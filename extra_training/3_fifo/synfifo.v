==> flow/design.v <==
module synfifo #(
    parameter data_width = 5,
    parameter data_depth = 8,
    parameter depth_width = 3
) (
    input                       clk,
    input                       rstn,
    input                       rd,
    input                       wr,
    input       [data_width-1:0]      wr_data,
    output reg  [data_width-1:0]        rd_data,
    output reg                  rd_data_vld,
    input [depth_width-1:0]       cfg_almost_full,
    input [depth_width-1:0]       cfg_almost_empty,
    output                      almost_empty,
    output                      almost_full,
    output                      full,
    output                      empty,
    output [depth_width:0]      fifo_num
);
wire [depth_width-1:0]  rd_ptr,wr_ptr;
reg [depth_width:0] rd_ptr_exp,wr_ptr_exp;
reg [data_width-1:0] my_memory[data_depth-1:0];
integer i;
assign rd_ptr = rd_ptr_exp[depth_width-1:0];
assign wr_ptr = wr_ptr_exp[depth_width-1:0];
always@(posedge clk or negedge rstn)
begin
    if(!rstn)
        wr_ptr_exp <= {(depth_width+1){1'b0}};
    else if (wr)
        wr_ptr_exp <= wr_ptr_exp + {{(depth_width){1'b0}},1'b1};
end
always@(posedge clk or negedge rstn)
begin
    if(!rstn)
        rd_ptr_exp <= {(depth_width+1){1'b0}};
    else if (rd)
        rd_ptr_exp <= rd_ptr_exp + {{(depth_width){1'b0}},1'b1};
end
assign fifo_num = wr_ptr_exp - rd_ptr_exp;
assign full = (fifo_num == data_depth) | ((fifo_num == data_depth - {{(depth_width){1'b0}},1'b1}) &(wr)&(!rd));
assign empty = (fifo_num == {(depth_width+1){1'b0}}) | ((fifo_num == {{(depth_width){1'b0}},1'b1}) &(~wr)&(rd));
assign almost_empty = (fifo_num <= cfg_almost_empty) | ((fifo_num == cfg_almost_empty+{{(depth_width){1'b0}},1'b1}) &(~wr)&(rd));
assign almost_full = (fifo_num >= cfg_almost_full) | ((fifo_num == cfg_almost_full - {{(depth_width){1'b0}},1'b1}) &(wr)&(!rd));
always@(posedge clk or negedge rstn)
begin
    if(!rstn)
        for(i=0;i<data_depth;i=i+1)
            my_memory[i] <= {(data_width){1'b0}};
    else if (wr)
        for(i=0;i<data_depth;i=i+1)
            if(i == wr_ptr)
                my_memory[i] <= wr_data;
end
always@(posedge clk or negedge rstn)
begin
    if(!rstn)
        for(i=0;i<data_depth;i=i+1)
            rd_data <= {(data_width){1'b0}};
    else if (rd)
        for(i=0;i<data_depth;i=i+1)
            if(i == rd_ptr)
                rd_data <= my_memory[i];
end
always@(posedge clk or negedge rstn)
begin
    if(!rstn)
        rd_data_vld <= 1'b0;
    else
        rd_data_vld <= rd;
end
endmodule
Reports on synfifo --
The steps from the RTL of synfifo to its reports follow in flow order. Line numbers count from 1 in the design file above. Library cell names are shortened. Not given: -
Set-up: top synfifo, clock input clk, standard-cell library sky130hd, library corner tt_025C_1v80

Word-level counts --
Source: Yosys, flattened and elaborated. Widths are those after wreduce. Registers that Yosys merges into a memory's read port (data or address) are not register bits. Print and check cells do not count. Equal cells are merged and count once.
Storage and ports: flip-flop bits (word level) 54
Operators by class: bitwise gates (word level) 13, reductions and logical operators 14, eq/ne operators 19, add/subtract/negate cells 5, $lt $le $gt $ge 2, mux-type cells 8
Operators by type and width (count):
- two-way mux 5 bit | 8
- equality test 3 bit with constant A | 8
- AND reduction 2 bit | 9
- equality test 2 x 3 -> 1 bit with constant A | 4
- bitwise AND 1 bit | 8
- adder 4 x 1 -> 4 bit with constant B | 2
- equality test 4 bit | 2
- nonzero test 8 bit | 1
- equality test 1 x 3 -> 1 bit with constant A | 2
- logical NOT 3 bit | 2
- OR 1 bit | 4
- adder 3 x 1 -> 4 bit with constant B | 1
- subtractor 3 x 1 -> 4 bit with constant B | 1
- equality test 4 x 1 -> 1 bit with constant B | 1
- >= comparator 4 x 3 -> 1 bit | 1
- less-or-equal comparator 4 x 3 -> 1 bit | 1
- equality test 4 x 3 -> 1 bit with constant B | 1
- subtractor 4 bit | 1
- equality test 4 bit with constant B | 1
- logical NOT 4 bit | 1
- NOT 1 bit | 1
- logical NOT 1 bit | 1

Depth --
Depth = most cells in a row (Yosys ltp): at word level without a register or memory, in the mapped netlist without a sequential cell, where the memories' decode and read muxes count.
Logic depth: depth after elaboration 9, ABC_AREA 0, depth in mapped cells 9, mapped depth without buffers 9

Netlist --
Yosys stat after the flow's synthesis: flattened, memories mapped to cells. It holds for the ABC_AREA given above (unset counts as 0); a run with the other value may have another netlist. The area totals of this step are shown rounded.
Cell types:
- dfrtp_1 | count 54, area in all 1.35E+03 µm²
- mux2_2 | count 40, area in all 450.432 µm²
- ha_1 | count 23, area in all 287.776 µm²
- o22ai_1 | count 13, area in all 81.328 µm²
- inv_1 | count 21, area in all 78.826 µm²
- a21oi_1 | count 12, area in all 60.058 µm²
- o21ai_0 | count 11, area in all 55.053 µm²
- xnor2_1 | count 6, area in all 52.55 µm²
- nand2_1 | count 13, area in all 48.797 µm²
- nand3_1 | count 9, area in all 45.043 µm²
- a221oi_1 | count 5, area in all 43.792 µm²
- xor2_1 | count 5, area in all 43.792 µm²
- a221o_1 | count 4, area in all 40.038 µm²
- a31oi_1 | count 6, area in all 37.536 µm²
- nand2b_1 | count 6, area in all 37.536 µm²
- nor2b_1 | count 5, area in all 31.28 µm²
- a21o_1 | count 3, area in all 22.522 µm²
- fa_1 | count 1, area in all 20.019 µm²
Not listed: further types 22, cells in them 35.
Synthesis totals: mapped cells 272, mapped flip-flops 54, sequential part of the area 1400 µm², cell area after synthesis 3000 µm²

Worst setup path after synthesis --
Path of least setup slack by OpenSTA after synthesis, without wires, with an ideal clock, recovery checks aside; 20% of the period is set as input and as output delay. Where synthesis merged equal registers, the netlist keeps one of their names.
Timing path post-synthesis: path kind register to output, start reg rd_ptr_exp[2], end out almost_full, setup slack 1.330 ns, time at the first pin 0.000 ns, data arrival time 2.302 ns, external output delay 0.908 ns, path delay 2.302 ns, driving pins on the path 10, buffers on the path 2, clock period 4.54 ns, synthesis period reached 3.21 ns
"path delay" = arrival - input delay + setup time. At an output port there is no setup time. "driving pins on the path" counts driving pins, that of a launching flip-flop among them; a cell with two outputs on the path counts twice. "synthesis period reached" = period - worst setup slack (recovery checks aside). The figure is calculated, with input and output delays left at 20% of the set period. The rows between start and end are the longest chain of elaborated cells between them; the timing report does not say that the signal goes this way. Where chains are equally long, one stands for them. A line is the first line of the expression or statement that the cell stems from. Yosys adds cells for indexed reads and writes and turns some case tables into memories.
On the way, post-synthesis: path through dfrtp_1 buf_2 clkbuf_1 inv_1 ha_1 xor2_2 xor2_1 a211oi_1 a21oi_1 o41ai_2, cells in the longest elaborated chain 5
RTL lines, path post-synthesis:
- start, declared | RTL line 22 | reg [depth_width:0] rd_ptr_exp,wr_ptr_exp;
- start, assigned | RTL line 37 | rd_ptr_exp <= {(depth_width+1){1'b0}};
- start, assigned | RTL line 39 | rd_ptr_exp <= rd_ptr_exp + {{(depth_width){1'b0}},1'b1};
- subtractor 4 bit | RTL line 41 | assign fifo_num = wr_ptr_exp - rd_ptr_exp;
- equality test 4 bit | RTL line 45 | assign almost_full = (fifo_num >= cfg_almost_full) | ((fifo_num == cfg_almost_full - {{(depth_width){1'b0}},1' ...
- bitwise AND 1 bit x2 | RTL line 45
- OR 1 bit | RTL line 45
- end, declared | RTL line 16 | output                      almost_full,
Nets of the timed path that keep an RTL name, with a line that drives or declares them; the list need not be complete.
Named nets, post-synthesis (RTL line):
- fifo_num[2] | 41

Path in the finished layout --
From the final timing report of entry A: the path of least setup slack in the routed layout; clock arrival at registers is part of the times.
Timing path post-layout: path kind register to output, start reg wr_ptr_exp[0], end out almost_empty, buffers on the path 2, driving pins on the path 12, setup slack -0.74 ns, external output delay 0.43 ns, time at the first pin 0.30 ns, data arrival time 2.45 ns, clock period 2.13 ns
The rows between start and end are the longest chain of elaborated cells between them; the timing report does not say that the signal goes this way. Where chains are equally long, one stands for them.
On the way, post-layout: path through dfrtp_1 inv_2 ha_4 inv_4 fa_2 buf_6 ha_4 a21o_1 a21oi_2 a31oi_1 o22ai_2 buf_2, cells in the longest elaborated chain 5
RTL lines, path post-layout:
- start, declared | RTL line 22 | reg [depth_width:0] rd_ptr_exp,wr_ptr_exp;
- start, assigned | RTL line 30 | wr_ptr_exp <= {(depth_width+1){1'b0}};
- start, assigned | RTL line 32 | wr_ptr_exp <= wr_ptr_exp + {{(depth_width){1'b0}},1'b1};
- subtractor 4 bit | RTL line 41 | assign fifo_num = wr_ptr_exp - rd_ptr_exp;
- equality test 4 bit | RTL line 44 | assign almost_empty = (fifo_num <= cfg_almost_empty) | ((fifo_num == cfg_almost_empty+{{(depth_width){1'b0}},1 ...
- bitwise AND 1 bit x2 | RTL line 44
- OR 1 bit | RTL line 44
- end, declared | RTL line 15 | output                      almost_empty,

FLOW RESULTS
============

Below are 2 stored runs of the flow (Yosys, OpenROAD; platform sky130hd) on synfifo, each with its settings and what was measured, unordered. Constraints: input delay and output delay 20% of the set period each, output load 0.01 pF.
"achieved clock period" = clock period - worst setup slack. The figure is calculated, with input and output delays left at 20% of the set period.
"worst setup path time" = time allowed to the worst setup path (clock period - input delay - output delay, where it has them) - its slack; a late launch clock adds to it, a late capture clock takes from it.
"power" rests on the timing tool's default activity at the inputs, not on a simulated workload.
Measured values are rounded.
[entry A] settings: period_ns=2.13, CAP_MARGIN=20, CORE_MARGIN=2, CORE_UTILIZATION=40, SLEW_MARGIN=20
[entry A] result: chip area after synthesis (Yosys) 3000 µm², die area 8300 µm², standard-cell area of the final layout 4100 µm², utilization 56%, worst setup slack after layout -0.74 ns, total negative slack -3.0 ns, power 0.0081 W, achieved clock period 2.873 ns, worst setup path time 2.45 ns, worst setup path kind register to output
[entry B] settings: period_ns=2.49, CORE_UTILIZATION=59, HOLD_SLACK_MARGIN=0.2, CORE_MARGIN=9, CELL_PAD_IN_SITES_DETAIL_PLACEMENT=0, TNS_END_PERCENT=15, GPL_TIMING_DRIVEN=0, CAP_MARGIN=0, SLEW_MARGIN=0, MIN_ROUTING_LAYER=met2, MAX_ROUTING_LAYER=met4
[entry B] result: chip area after synthesis (Yosys) 3000 µm², die area 8100 µm², standard-cell area of the final layout 3700 µm², utilization 76%, worst setup slack after layout -0.50 ns, total negative slack -1.4 ns, power 0.0062 W, achieved clock period 2.987 ns, worst setup path time 2.49 ns, worst setup path kind register to output
